==> flow/design.v <==
module gated_burst_divider #(
    parameter DIV_WIDTH = 10,
    parameter REP_WIDTH = 4,
	parameter PHASE2_WIDTH = 10
)(
    input  wire                 clk,            
    input  wire                 reset,          
    input  wire                 enable_async,   
    input  wire [DIV_WIDTH-1:0] m1_value,       
    input  wire [PHASE2_WIDTH-1:0] m2_value,       
    input  wire [REP_WIDTH-1:0] m1_repeat_limit,  
    output wire                 clk_out,        
    output wire                 phase_status    
);
    reg en_sync_0, en_sync_1;
    always @(posedge clk or posedge reset) begin
        if (reset) {en_sync_0, en_sync_1} <= 2'b00;
        else       {en_sync_0, en_sync_1} <= {enable_async, en_sync_0};
    end
    reg [DIV_WIDTH-1:0] div_counter;    
    reg [REP_WIDTH-1:0] repeat_counter; 
    reg                 is_phase_2;    
    reg                 div_clk_reg; 
    assign phase_status = is_phase_2;
    assign clk_out = (m1_value == 0) ? (clk & en_sync_1) : (div_clk_reg & en_sync_1);
    always @(posedge clk or posedge reset) begin
        if (reset) begin
            div_counter    <= 0;
            repeat_counter <= 0;
            is_phase_2     <= 1'b0;
            div_clk_reg    <= 1'b0;
        end else if (!en_sync_1) begin
            div_counter    <= 0;
            repeat_counter <= 0;
            is_phase_2     <= 1'b0;
            div_clk_reg    <= 1'b0;
        end else if (m1_value != 0) begin
            if (div_counter == 0) begin
                if (is_phase_2) begin
                    is_phase_2     <= 1'b0;
                    repeat_counter <= 0;
                    div_counter    <= m1_value - 1;
                    div_clk_reg    <= 1'b1;  
                end 
                else begin
                    div_clk_reg <= ~div_clk_reg;
                    div_counter <= m1_value - 1;
                    if (div_clk_reg == 1'b1) begin
                        if (repeat_counter >= m1_repeat_limit - 1) begin
                            if (m2_value == 0) begin
                                repeat_counter <= 0;
                            end else begin
                                is_phase_2  <= 1'b1;
                                div_counter <= m2_value - 1;
                                div_clk_reg <= 1'b0; 
                            end
                        end else begin
                            repeat_counter <= repeat_counter + 1'b1;
                        end
                    end
                end
            end else begin
                div_counter <= div_counter - 1'b1;
            end
        end
    end
endmodule
Tool chain data of gated_burst_divider:

The steps from the RTL of gated_burst_divider to its reports follow in flow order.
Line numbers count from 1 in the design file above.
Operators: Yosys type, input widths -> output width; for muxes data width and select width s.
The mark n/a stands for no value.

* top: gated_burst_divider
* clock input: clk
* standard-cell library: sky130hd
* corner: tt_025C_1v80

Elaborated design:

Yosys after proc, flatten, opt, wreduce and memory -nomap, before mapping. Memory bits, and registers merged into a memory's read port (data or address), are not among the register bits. Print and check cells are not counted. Equal cells are merged and count once.

* bits in registers: 18
* bits in latches: 0
* RAM bits: 0
* bits in read-only memories: 0
* word width x clocked read ports: 0
* memory cells: 0
* input port bits: 27
* output and inout port bits: 2
* word-level cells: 54

* $add $sub $neg: 5
* multipliers: 0
* divide/modulo/power cells: 0
* $lt $le $gt $ge: 1
* equality and inequality tests: 4
* shifts and indexed selects: 0
* muxes and demuxes: 29
* bitwise operators: 3
* reduce/logical cells: 6

Operators by type and width (number)
* $mux 10: 7
* $ge 4x32->1: 1
* $sub 10x1->10 const B: 3
* $logic_not 10->1: 3
* $mux 4: 7
* $mux 1: 15
* $reduce_bool 10->1: 1
* $sub 4x1->5 const B: 1
* $ne 2x1->1 const B: 2
* $add 4x1->4 const B: 1
* $ne 4x3->1 const B: 1
* $reduce_and 4->1: 1
* $ne 3x1->1 const B: 1
* $and 1x1->1: 2
* $reduce_and 2->1: 1
* $not 1->1: 1

Longest topological paths:

Longest topological path by Yosys (ltp), each cell counted once; first at word level (registers and memories cut), then after technology mapping (sequential cells cut; the memories' decode and read muxes count).

* depth in word-level cells: 8
* ABC_AREA: 0
* gate-level depth with buffers: 11
* depth with buffers taken out: 10

Synthesis result:

Source: synth_stat.txt of the flow (Yosys; design flattened, memories mapped). It holds for the ABC_AREA given above (unset counts as 0); a run with the other value may have another netlist.

Cells by type
* sky130_fd_sc_hd__dfrtp_1: number 18, total area 450.432 µm²
* sky130_fd_sc_hd__ha_1: number 11, total area 137.632 µm²
* sky130_fd_sc_hd__xor2_1: number 10, total area 87.584 µm²
* sky130_fd_sc_hd__o21ai_0: number 14, total area 70.067 µm²
* sky130_fd_sc_hd__a21oi_1: number 12, total area 60.058 µm²
* sky130_fd_sc_hd__nand2_1: number 15, total area 56.304 µm²
* sky130_fd_sc_hd__nand3_1: number 11, total area 55.053 µm²
* sky130_fd_sc_hd__xnor2_1: number 6, total area 52.55 µm²
* sky130_fd_sc_hd__buf_6: number 4, total area 45.043 µm²
* sky130_fd_sc_hd__inv_1: number 12, total area 45.043 µm²
* sky130_fd_sc_hd__nor2_1: number 12, total area 45.043 µm²
* sky130_fd_sc_hd__nand2b_1: number 6, total area 37.536 µm²
* sky130_fd_sc_hd__nor2b_1: number 5, total area 31.28 µm²
* sky130_fd_sc_hd__mux2i_1: number 3, total area 30.029 µm²
* sky130_fd_sc_hd__nor3b_1: number 4, total area 30.029 µm²
* sky130_fd_sc_hd__a31oi_1: number 4, total area 25.024 µm²
* sky130_fd_sc_hd__nor3_1: number 5, total area 25.024 µm²
* sky130_fd_sc_hd__a211oi_1: number 3, total area 22.522 µm²

Not listed: further types 32, cells in them 48.

* cell count: 203
* synthesis area: 1689.1 µm²
* sequential area: 450.4 µm²
* flip-flops: 18
* buffers: 8

Data sheet: physical implementation of gated_burst_divider

Measured data: module gated_burst_divider, platform sky130hd, 2 stored runs of the flow under differing settings, order arbitrary. Input and output delays are each 20% of the period that was set; the output load is 0.01 pF.
"period achieved" means the clock period less the worst setup slack. The figure is calculated, with input and output delays left at 20% of the set period.
"critical path time" is the time allowed to the run's worst setup path (the clock period less input and output delay, where it has them) less its slack. Clock arrival times count: a late capture clock shortens it, a late launch clock lengthens it.
"power consumption": no workload was simulated; the value follows from the tool's default switching activity.

### Flow run 1

Settings: `period_ns=3.21`, `CORE_UTILIZATION=34`, `SETUP_SLACK_MARGIN=0.12`, `PLACE_DENSITY=0.58`, `TNS_END_PERCENT=65`, `ABC_AREA=0`, `GPL_TIMING_DRIVEN=1`, `GPL_ROUTABILITY_DRIVEN=0`, `CTS_CLUSTER_SIZE=98`, `CAP_MARGIN=25`, `SLEW_MARGIN=5`, `MAX_ROUTING_LAYER=met4`, `CORE_MARGIN=2`

- Total negative slack on setup checks: 0.000 ns
- Standard-cell area after layout: 2292.2 µm²
- Critical path time: 1.74 ns
- Critical path kind: input to output
- Die area: 5548.0 µm²
- Worst setup slack after layout: 0.187 ns
- Chip area in the Yosys report: 1689.1 µm²
- Final utilization: 48.2%
- Power consumption: 1214 µW
- Lowest hold slack: 0.362 ns
- Period achieved: 3.023 ns

### Flow run 2

Settings: `period_ns=2.09`, `CORE_UTILIZATION=37`, `SETUP_SLACK_MARGIN=-0.14`, `PLACE_DENSITY_LB_ADDON=0.27`, `CORE_MARGIN=3`, `TNS_END_PERCENT=95`, `GPL_ROUTABILITY_DRIVEN=0`, `CTS_CLUSTER_SIZE=63`, `SLEW_MARGIN=20`, `MAX_ROUTING_LAYER=met4`, `CAP_MARGIN=20`

- Total negative slack on setup checks: -2.227 ns
- Standard-cell area after layout: 2611.2 µm²
- Critical path time: 1.58 ns
- Critical path kind: input to output
- Die area: 5411.8 µm²
- Worst setup slack after layout: -0.322 ns
- Chip area in the Yosys report: 1689.1 µm²
- Final utilization: 62.2%
- Power consumption: 2068 µW
- Lowest hold slack: 0.350 ns
- Period achieved: 2.412 ns
